==> flow/design.v <==
`timescale 1ns / 1 ps
module count28(clk, resetn, enable, count28_out);
input clk;			 
input resetn;			 
input enable;			 
output [9:0] count28_out;	 
reg [1:0] resetn_sync;	 
reg [1:0] enable_sync;	 
reg [27:0] count;	 
assign count28_out = count[27:18];  
always @(posedge clk)
begin
	resetn_sync <= {resetn_sync[0],resetn};
end
always @(posedge clk)
begin
	enable_sync <= {enable_sync[0],enable};
end
always @(posedge clk)
begin
	if(!resetn_sync[1])  
		 count <= 0;
	else
		if (enable_sync[1])  
			count <= count + 1;
end
endmodule
Step by step through the tools: count28:

Tool output for the design above, in the order of the flow.
Line numbers count from 1 in the design file above.
A cell with -- has no value.

* top: count28
* clock: clk
* standard-cell library: sky130hd
* library corner: tt_025C_1v80

Word level:

Yosys after proc, flatten, opt, wreduce and memory -nomap, before mapping. Enables and synchronous resets that opt folds into registers are not counted as muxes. Memory bits, and registers merged into a memory's read port (data or address), are not among the register bits. Print and check cells are not counted. Equal cells are merged and count once.

* register bits after elaboration: 32
* bits in latches: 0
* memory bits (writable): 0
* bits in read-only memories: 0
* word width x clocked read ports: 0
* memories kept: 0
* bits of input ports: 3
* output and inout bits: 10
* cells after elaboration: 4

* add/subtract/negate cells: 1
* multipliers: 0
* divide/modulo/power cells: 0
* magnitude comparators: 0
* equality and inequality tests: 0
* shifts and indexed selects: 0
* mux-type cells: 0
* bitwise logic cells: 0
* reduce/logical cells: 0

Operators with widths (number)
* 28-bit by 1-bit adder with 28-bit output with constant B: 1

Logic depth:

Yosys ltp: most cells in a row. Word level: on the elaborated netlist, between registers, memories and ports. Mapped: between sequential cells and ports; inverters and the memories' decode and read muxes count.

* depth in word-level cells: 1
* ABC_AREA: 0
* depth in mapped cells: 6
* gate-level depth less buffers: 5

After synthesis:

The flow's flattened synthesis, as Yosys stat reports it; memories are mapped. The netlist is that of the ABC_AREA named above (0 if unset); the other value can give another one.

* cells in the netlist: 159
* mapped area: 1500.2 µm²
* sequential area: 640.6 µm²
* mapped flip-flops: 32
* buffer cells: 15

Cells by type
* sky130_fd_sc_hd__dfxtp_1: number 32, area in all 640.614 µm²
* sky130_fd_sc_hd__buf_4: number 11, area in all 82.579 µm²
* sky130_fd_sc_hd__a21boi_0: number 10, area in all 75.072 µm²
* sky130_fd_sc_hd__and2_1: number 11, area in all 68.816 µm²
* sky130_fd_sc_hd__xnor2_1: number 7, area in all 61.309 µm²
* sky130_fd_sc_hd__o21ai_0: number 10, area in all 50.048 µm²
* sky130_fd_sc_hd__or3_1: number 8, area in all 50.048 µm²
* sky130_fd_sc_hd__xor2_1: number 5, area in all 43.792 µm²
* sky130_fd_sc_hd__nand2_1: number 11, area in all 41.29 µm²
* sky130_fd_sc_hd__nand4_1: number 5, area in all 31.28 µm²
* sky130_fd_sc_hd__nand3_1: number 6, area in all 30.029 µm²
* sky130_fd_sc_hd__a21boi_1: number 3, area in all 22.522 µm²
* sky130_fd_sc_hd__nor3b_1: number 3, area in all 22.522 µm²
* sky130_fd_sc_hd__o31ai_1: number 3, area in all 22.522 µm²
* sky130_fd_sc_hd__or4_1: number 3, area in all 22.522 µm²
* sky130_fd_sc_hd__or4_4: number 2, area in all 22.522 µm²
* sky130_fd_sc_hd__nand4_4: number 1, area in all 21.27 µm²
* sky130_fd_sc_hd__mux2i_1: number 2, area in all 20.019 µm²

Other cell types: 17; their cells: 26.

Worst setup path after synthesis:

Source: OpenSTA report_checks on the synthesized netlist (no wires, ideal clock, input and output delay 20% of the period each), path of least setup slack; recovery checks are left aside. Register names are those of the netlist, which keeps one name where synthesis merged equal registers.

* path type: reg2reg
* start: register count[3]
* end: register count[25]
* clock period: 2160 ps
* setup time: 70 ps
* time at the first pin: 0 ps
* arrival: 1758 ps
* required time: 2090 ps
* setup slack: 332 ps
* delay of the path: 1828 ps
* driving pins on the path: 5
* buffers on the path: 0
* synthesis period reached: 1828 ps

"delay of the path" is the arrival time less input delay plus setup time.
"driving pins on the path" counts driving pins, that of a launching flip-flop among them; a cell with two outputs on the path counts twice.
"synthesis period reached" is the clock period less the worst setup slack; recovery checks do not enter. This is arithmetic on one report: input and output delays are still those of the set period (20% each).
Between the ends stands the longest chain of elaborated cells between them, by number of cells; it is not shown to be the way that was timed. Of several equally long chains one is given.
Each line given opens the expression or statement behind the cell; cells for indexed reads and writes are added by Yosys, which also makes memories of some case tables.

* cell sequence: sky130_fd_sc_hd__dfxtp_1 sky130_fd_sc_hd__nand4_4 sky130_fd_sc_hd__or4_4 sky130_fd_sc_hd__or4_1 sky130_fd_sc_hd__a21boi_1
* length of the longest elaborated chain: 1
* elaborated cells between the ends (all ways): 1
* source lines of those cells: 1
* those cells by class: 1 x add/sub

Ends and longest elaborated chain, after synthesis
* start: declaration: line 9 `reg [27:0] count;`
* start: assignment: line 22 `count <= 0;`
* start: assignment: line 25 `count <= count + 1;`
* 28-bit by 1-bit adder with 28-bit output: line 25
* end: assignment: line 22
* end: assignment: line 25
* end: declaration: line 9

Path in the finished layout:

From the final timing report of job 1: the path of least setup slack in the routed layout; clock arrival at registers is part of the times.
The path's times are printed in steps of 10 ps; the period is the one set.

* path type: reg2out
* start: register count[22]
* end: output count28_out[4]
* clock period: 3220 ps
* external output delay: 640 ps
* time at the first pin: 280 ps
* arrival: 1380 ps
* required time: 2580 ps
* setup slack: 1200 ps
* driving pins on the path: 3
* buffers on the path: 2

* cell sequence: sky130_fd_sc_hd__dfxtp_1 sky130_fd_sc_hd__buf_4 sky130_fd_sc_hd__clkdlybuf4s50_1
* length of the longest elaborated chain: 0
* elaborated cells between the ends (all ways): 0
* source lines of those cells: 0

Ends and longest elaborated chain, post-layout
* start: declaration: line 9 `reg [27:0] count;`
* start: assignment: line 22 `count <= 0;`
* start: assignment: line 25 `count <= count + 1;`
* end: declaration: line 6 `output [9:0] count28_out;`

==> results <==
Flow measurements of count28 on sky130hd: 2 stored runs with different settings, listed in no order. Input and output delays are each 20% of the period that was set; the output load is 0.01 pF.
"reached clock period": clock period set for the run, less the worst setup slack. It is reckoned from that one timing run; input and output delays stay at 20% of the period that was set.
"allowed time less slack (worst setup path)" is the time allowed to the run's worst setup path (the clock period less input and output delay, where it has them) less its slack. Clock arrival times count: a late capture clock shortens it, a late launch clock lengthens it.
"power consumption" rests on the timing tool's default activity at the inputs, not on a simulated workload.
"allowed time less slack (worst setup path)" is given in steps of 10 ps.

### Job 1

==> flow/run.sh <==
#!/bin/bash
# the make line also repeats the synthesis and layout settings of config.mk as NAME=value (left out here)
make -C /OpenROAD-flow-scripts/flow DESIGN_CONFIG=/design/flow/config.mk WORK_HOME=/design/flow/orfs CLKGATE_MAP_FILE= finish
==> flow/config.mk <==
export PLATFORM = sky130hd
export DESIGN_NAME = count28
export DESIGN_NICKNAME = count28
export VERILOG_FILES = /design/flow/design.v
export SDC_FILE = /design/flow/constraint.sdc
export NUM_CORES = 4
export LEC_CHECK = 0
export CAP_MARGIN = 35
export CELL_PAD_IN_SITES_GLOBAL_PLACEMENT = 0
export CORE_MARGIN = 9
export CORE_UTILIZATION = 29
export CTS_CLUSTER_DIAMETER = 303
export GPL_ROUTABILITY_DRIVEN = 0
export GPL_TIMING_DRIVEN = 0
export PLACE_DENSITY_LB_ADDON = 0.02
export SLEW_MARGIN = 20
export TNS_END_PERCENT = 75
==> flow/constraint.sdc <==
create_clock -name core_clock -period 3.22 [get_ports {clk}]
set_input_delay 0.6440 -clock core_clock [delete_from_list [all_inputs] [get_ports {clk}]]
set_output_delay 0.6440 -clock core_clock [all_outputs]
set_load 0.01 [all_outputs]

Results of job 1:
- Allowed time less slack (worst setup path): 1380 ps
- Worst setup path type: reg2out
- Power consumption: 0.7412 mW
- Total negative setup slack: 0 ps
- Total die area: 8086.5 µm²
- Area of the synthesized netlist: 1500.2 µm²
- Utilization after layout: 0.37
- Worst hold slack in the final report: 327 ps
- Reached clock period: 2023 ps
- Worst setup slack after layout: 1197 ps
- Standard-cell area after routing: 1794.2 µm²

### Job 2

==> flow/run.sh <==
#!/bin/bash
# the make line also repeats the synthesis and layout settings of config.mk as NAME=value (left out here)
make -C /OpenROAD-flow-scripts/flow DESIGN_CONFIG=/design/flow/config.mk WORK_HOME=/design/flow/orfs CLKGATE_MAP_FILE= finish
==> flow/config.mk <==
export PLATFORM = sky130hd
export DESIGN_NAME = count28
export DESIGN_NICKNAME = count28
export VERILOG_FILES = /design/flow/design.v
export SDC_FILE = /design/flow/constraint.sdc
export NUM_CORES = 4
export LEC_CHECK = 0
export ABC_AREA = 0
export CAP_MARGIN = 20
export CORE_MARGIN = 2
export CORE_UTILIZATION = 34
export GPL_ROUTABILITY_DRIVEN = 0
export MAX_ROUTING_LAYER = met4
export SETUP_SLACK_MARGIN = 0.38
export SLEW_MARGIN = 20
export TNS_END_PERCENT = 10
==> flow/constraint.sdc <==
create_clock -name core_clock -period 1.93 [get_ports {clk}]
set_input_delay 0.3860 -clock core_clock [delete_from_list [all_inputs] [get_ports {clk}]]
set_output_delay 0.3860 -clock core_clock [all_outputs]
set_load 0.01 [all_outputs]

Results of job 2:
- Allowed time less slack (worst setup path): 1830 ps
- Worst setup path type: reg2reg
- Worst hold slack in the final report: 326 ps
- Reached clock period: 1831 ps
- Area of the synthesized netlist: 1500.2 µm²
- Power consumption: 1.260 mW
- Worst setup slack after layout: 99 ps
- Total negative setup slack: 0 ps
- Standard-cell area after routing: 1889.3 µm²
- Total die area: 4959.7 µm²
- Utilization after layout: 0.44
